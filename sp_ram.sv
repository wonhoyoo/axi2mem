==> flow/design.v <==
interface AXI_BUS
#(
    parameter AXI_ADDR_WIDTH = 32,
    parameter AXI_DATA_WIDTH = 64,
    parameter AXI_ID_WIDTH   = 10,
    parameter AXI_USER_WIDTH = 6
);
  localparam AXI_STRB_WIDTH = AXI_DATA_WIDTH/8;
  logic [AXI_ADDR_WIDTH-1:0] aw_addr;
  logic [2:0]                aw_prot;
  logic [3:0]                aw_region;
  logic [7:0]                aw_len;
  logic [2:0]                aw_size;
  logic [1:0]                aw_burst;
  logic                      aw_lock;
  logic [3:0]                aw_cache;
  logic [3:0]                aw_qos;
  logic [AXI_ID_WIDTH-1:0]   aw_id;
  logic [AXI_USER_WIDTH-1:0] aw_user;
  logic                      aw_ready;
  logic                      aw_valid;
  logic [AXI_ADDR_WIDTH-1:0] ar_addr;
  logic [2:0]                ar_prot;
  logic [3:0]                ar_region;
  logic [7:0]                ar_len;
  logic [2:0]                ar_size;
  logic [1:0]                ar_burst;
  logic                      ar_lock;
  logic [3:0]                ar_cache;
  logic [3:0]                ar_qos;
  logic [AXI_ID_WIDTH-1:0]   ar_id;
  logic [AXI_USER_WIDTH-1:0] ar_user;
  logic                      ar_ready;
  logic                      ar_valid;
  logic                      w_valid;
  logic [AXI_DATA_WIDTH-1:0] w_data;
  logic [AXI_STRB_WIDTH-1:0] w_strb;
  logic [AXI_USER_WIDTH-1:0] w_user;
  logic                      w_last;
  logic                      w_ready;
  logic [AXI_DATA_WIDTH-1:0] r_data;
  logic [1:0]                r_resp;
  logic                      r_last;
  logic [AXI_ID_WIDTH-1:0]   r_id;
  logic [AXI_USER_WIDTH-1:0] r_user;
  logic                      r_ready;
  logic                      r_valid;
  logic [1:0]                b_resp;
  logic [AXI_ID_WIDTH-1:0]   b_id;
  logic [AXI_USER_WIDTH-1:0] b_user;
  logic                      b_ready;
  logic                      b_valid;
  modport Master
  (
    output aw_valid, output aw_addr, output aw_prot, output aw_region,
    output aw_len, output aw_size, output aw_burst, output aw_lock,
    output aw_cache, output aw_qos, output aw_id, output aw_user,
    input aw_ready,
    output ar_valid, output ar_addr, output ar_prot, output ar_region,
    output ar_len, output ar_size, output ar_burst, output ar_lock,
    output ar_cache, output ar_qos, output ar_id, output ar_user,
    input ar_ready,
    output w_valid, output w_data, output w_strb,  output w_user, output w_last,
    input w_ready,
    input r_valid, input r_data, input r_resp, input r_last, input r_id, input r_user,
    output r_ready,
    input b_valid, input b_resp, input b_id, input b_user,
    output b_ready
  );
  modport Slave
  (
    input aw_valid, input aw_addr, input aw_prot, input aw_region,
    input aw_len, input aw_size, input aw_burst, input aw_lock,
    input aw_cache, input aw_qos, input aw_id, input aw_user,
    output aw_ready,
    input ar_valid, input ar_addr, input ar_prot, input ar_region,
    input ar_len, input ar_size, input ar_burst, input ar_lock,
    input ar_cache, input ar_qos, input ar_id, input ar_user,
    output ar_ready,
    input w_valid, input w_data, input w_strb, input w_user, input w_last,
    output w_ready,
    output r_valid, output r_data, output r_resp, output r_last, output r_id, output r_user,
    input r_ready,
    output b_valid, output b_resp, output b_id, output b_user,
    input b_ready
  );
endinterface
module sp_ram
  #(
    parameter ADDR_WIDTH = 8,
    parameter DATA_WIDTH = 32,
    parameter NUM_WORDS  = 256
  )(
    input  logic                    clk,
    input  logic                    en_i,
    input  logic [ADDR_WIDTH-1:0]   addr_i,
    input  logic [DATA_WIDTH-1:0]   wdata_i,
    output logic [DATA_WIDTH-1:0]   rdata_o,
    input  logic                    we_i,
    input  logic [DATA_WIDTH/8-1:0] be_i
  );
  localparam words = NUM_WORDS/(DATA_WIDTH/8);
  logic [DATA_WIDTH/8-1:0][7:0] mem[words];
  logic [DATA_WIDTH/8-1:0][7:0] wdata;
  logic [ADDR_WIDTH-1-$clog2(DATA_WIDTH/8):0] addr;
  integer i;
  assign addr = addr_i[ADDR_WIDTH-1:$clog2(DATA_WIDTH/8)];
  always @(posedge clk)
  begin
    if (en_i && we_i)
    begin
      for (i = 0; i < DATA_WIDTH/8; i++) begin
        if (be_i[i])
          mem[addr][i] <= wdata[i];
      end
    end
    rdata_o <= mem[addr];
  end
  genvar w;
  generate for(w = 0; w < DATA_WIDTH/8; w++)
    begin
      assign wdata[w] = wdata_i[(w+1)*8-1:w*8];
    end
  endgenerate
endmodule
-- From RTL to reports: sp_ram
What the tools print for sp_ram, step after step.
Line numbers count from 1 in the design file above.
Not given: -
- design top: sp_ram
- clock: clk
- library: sky130hd
- library corner: tt_025C_1v80

-- Word-level counts
Counts by Yosys on the flattened word-level netlist (proc, flatten, opt, wreduce; memories kept). Register bits leave out memories and registers merged into their read ports (data or address); mux counts leave out enables and synchronous resets folded into registers. Print and check cells are left out. Cells with the same type and inputs are merged into one.
Yosys's memory passes give these memory sizes; they may raise the number of words (mostly to a power of two), join words into wider ones and drop unused or constant bits.
- register bits after elaboration at 0
- memory bits (writable): 2048
- word width x clocked read ports: 32
- memory cells at 1
- output and inout bits: 32
- noted mux-type cells: 16
- reductions and logical operators: 1
- memory list (memory ; words ; bits a word ; rd ports ; wr ports ; RTL line ; text):
    mem ; 64 ; 32 ; 1 ; 1 ; 103 ; logic [DATA_WIDTH/8-1:0][7:0] mem[words];
- operator list (cell ; count):
    32-bit 2-to-1 mux ; 8
    1-bit 2-to-1 mux ; 8
    1-bit logical AND ; 1

-- Depth
Longest topological path by Yosys (ltp), each cell counted once; first at word level (registers and memories cut), then after technology mapping (sequential cells cut; the memories' decode and read muxes count).
- word-level depth: 2
- noted ABC_AREA: 0
- gate-level depth with buffers at 11
- noted gate-level depth less buffers: 6

-- Mapped cells and area
The flow's flattened synthesis, as Yosys stat reports it; memories are mapped. The netlist is that of the ABC_AREA named above (0 if unset); the other value can give another one.
- cell types (cell type ; count):
    sky130_fd_sc_hd__edfxtp_1 ; 2048
    sky130_fd_sc_hd__mux2i_1 ; 287
    sky130_fd_sc_hd__a22oi_1 ; 281
    sky130_fd_sc_hd__a221oi_1 ; 178
    sky130_fd_sc_hd__nor2_1 ; 401
    sky130_fd_sc_hd__mux4_2 ; 66
    sky130_fd_sc_hd__mux2_2 ; 114
    sky130_fd_sc_hd__a21oi_1 ; 182
    sky130_fd_sc_hd__o22ai_1 ; 113
    sky130_fd_sc_hd__dfxtp_1 ; 32
    sky130_fd_sc_hd__buf_2 ; 115
    sky130_fd_sc_hd__o21ai_0 ; 100
    sky130_fd_sc_hd__clkbuf_1 ; 128
    sky130_fd_sc_hd__nand2_1 ; 127
    sky130_fd_sc_hd__a31oi_1 ; 54
    sky130_fd_sc_hd__o221ai_1 ; 36
    sky130_fd_sc_hd__buf_6 ; 25
    sky130_fd_sc_hd__a22o_1 ; 29
Not listed: further types 42, cells in them 280.
- noted standard cells after synthesis: 4596
- mapped area at 79860.3 µm²
- sequential area at 62139.6 µm²
- flip-flops: 2080
- buffers: 327

-- Timing after synthesis
OpenSTA on the mapped netlist: ideal clock, no wires. The path of least setup slack (recovery checks aside). Input and output delay are each 20% of the period. Register names are those of the netlist, which keeps one name where synthesis merged equal registers.
- path type: input-to-reg
- start: input addr_i[6]
- end: memory mem[33]
- clock period: 2.37 ns
- setup time at 0.370 ns
- noted time at the first pin: 0.474 ns
- arrival: 2.128 ns
- noted data required time: 2.000 ns
- setup slack: -0.128 ns
- delay of the path at 2.024 ns
- stages: 6
- path buffers at 3
- synthesis period reached: 2.498 ns
"delay of the path" is the arrival time less input delay plus setup time.
"stages": output pins that drive a net of the path, with the launching flip-flop's if there is one; two outputs of one cell count as two.
"synthesis period reached" = period - worst setup slack (recovery checks aside). The figure is calculated, with input and output delays left at 20% of the set period.
Where an end lacks its bit number, it is one bit of the signal, or one of the new flip-flops if synthesis recoded a state register.
- cell sequence: sky130_fd_sc_hd__clkbuf_1 > sky130_fd_sc_hd__clkbuf_1 > sky130_fd_sc_hd__nor3_1 > sky130_fd_sc_hd__buf_2 > sky130_fd_sc_hd__nand2_1 > sky130_fd_sc_hd__nor2_1
- RTL lines, path post-synthesis (what ; RTL line ; text):
    start, declared ; 96 ; input  logic [ADDR_WIDTH-1:0]   addr_i,
    end, declared ; 103 ; logic [DATA_WIDTH/8-1:0][7:0] mem[words];
No chain of elaborated cells between the ends is given.

-- Timing after layout
Path of least setup slack in the final report of record 1 (OpenROAD, finished layout, wires in). Where an end is a register, its clock arrival counts in the times.
- path type: reg-to-output
- start: register rdata_o[23]
- end: output rdata_o[23]
- clock period: 2.67 ns
- external output delay at 0.53 ns
- noted time at the first pin: 0.90 ns
- arrival: 2.10 ns
- noted data required time: 2.14 ns
- setup slack: 0.04 ns
- stages: 2
- path buffers at 1
- cell sequence: sky130_fd_sc_hd__dfxtp_2 > sky130_fd_sc_hd__clkdlybuf4s50_1
- length of the longest elaborated chain: 0
- noted elaborated cells between the ends (all ways): 0
- noted source lines of those cells: 0
- RTL lines, path after layout (what ; RTL line ; text):
    start, declared ; 98 ; output logic [DATA_WIDTH-1:0]   rdata_o,
    end, declared ; 98 ;

Wiki page: sp_ram / flow data

Stored flow runs of sp_ram (2 of them; Yosys, OpenROAD, sky130hd). They differ in their settings and are not a sequence. Constraints: input delay and output delay 20% of the set period each, output load 0.01 pF.
By "reached clock period" is meant the clock period of the run minus its worst setup slack. This is arithmetic on one report: input and output delays are still those of the set period (20% each).
By "time on the worst setup path" is meant the share of the clock period that the worst setup path is allowed (20% is reserved at inputs, 20% at outputs), minus its slack. Clock arrival times at its registers enter into it.
"overall power" is the tool's figure for a default switching activity; nothing was simulated.

Record 1
Settings were period_ns = 2.67; CORE_UTILIZATION = 38; SETUP_SLACK_MARGIN = -0.05; PLACE_DENSITY_LB_ADDON = 0.09; CORE_ASPECT_RATIO = 1.01; CELL_PAD_IN_SITES_GLOBAL_PLACEMENT = 1; CELL_PAD_IN_SITES_DETAIL_PLACEMENT = 1; TNS_END_PERCENT = 90; GPL_TIMING_DRIVEN = 1; CAP_MARGIN = 30; MAX_ROUTING_LAYER = met5; CORE_MARGIN = 2; SLEW_MARGIN = 20
- full die area: 213841.0 µm²
- worst hold slack in the final report: 0.132 ns
- reached clock period: 2.635 ns
- synthesis area: 79860.3 µm²
- time on the worst setup path: 2.10 ns
- worst path kind: reg-to-output
- worst setup slack after layout at 0.035 ns
- noted the utilization after layout: 47.0%
- total negative slack on setup checks at 0.000 ns
- std-cell area (final layout): 98484.5 µm²
- overall power at 70.545 mW

Record 2
Settings were period_ns = 4.32; CORE_UTILIZATION = 29; PLACE_DENSITY_LB_ADDON = 0.26; HOLD_SLACK_MARGIN = 0.17; CORE_ASPECT_RATIO = 0.58; CELL_PAD_IN_SITES_GLOBAL_PLACEMENT = 1; ABC_AREA = 0; GPL_ROUTABILITY_DRIVEN = 0; CAP_MARGIN = 15; SLEW_MARGIN = 0; CORE_MARGIN = 2
- full die area: 279750.0 µm²
- worst hold slack in the final report: 0.460 ns
- reached clock period: 3.275 ns
- synthesis area: 79860.3 µm²
- time on the worst setup path: 2.41 ns
- worst path kind: input-to-reg
- worst setup slack after layout at 1.045 ns
- noted the utilization after layout: 34.4%
- total negative slack on setup checks at 0.000 ns
- std-cell area (final layout): 94062.7 µm²
- overall power at 41.849 mW
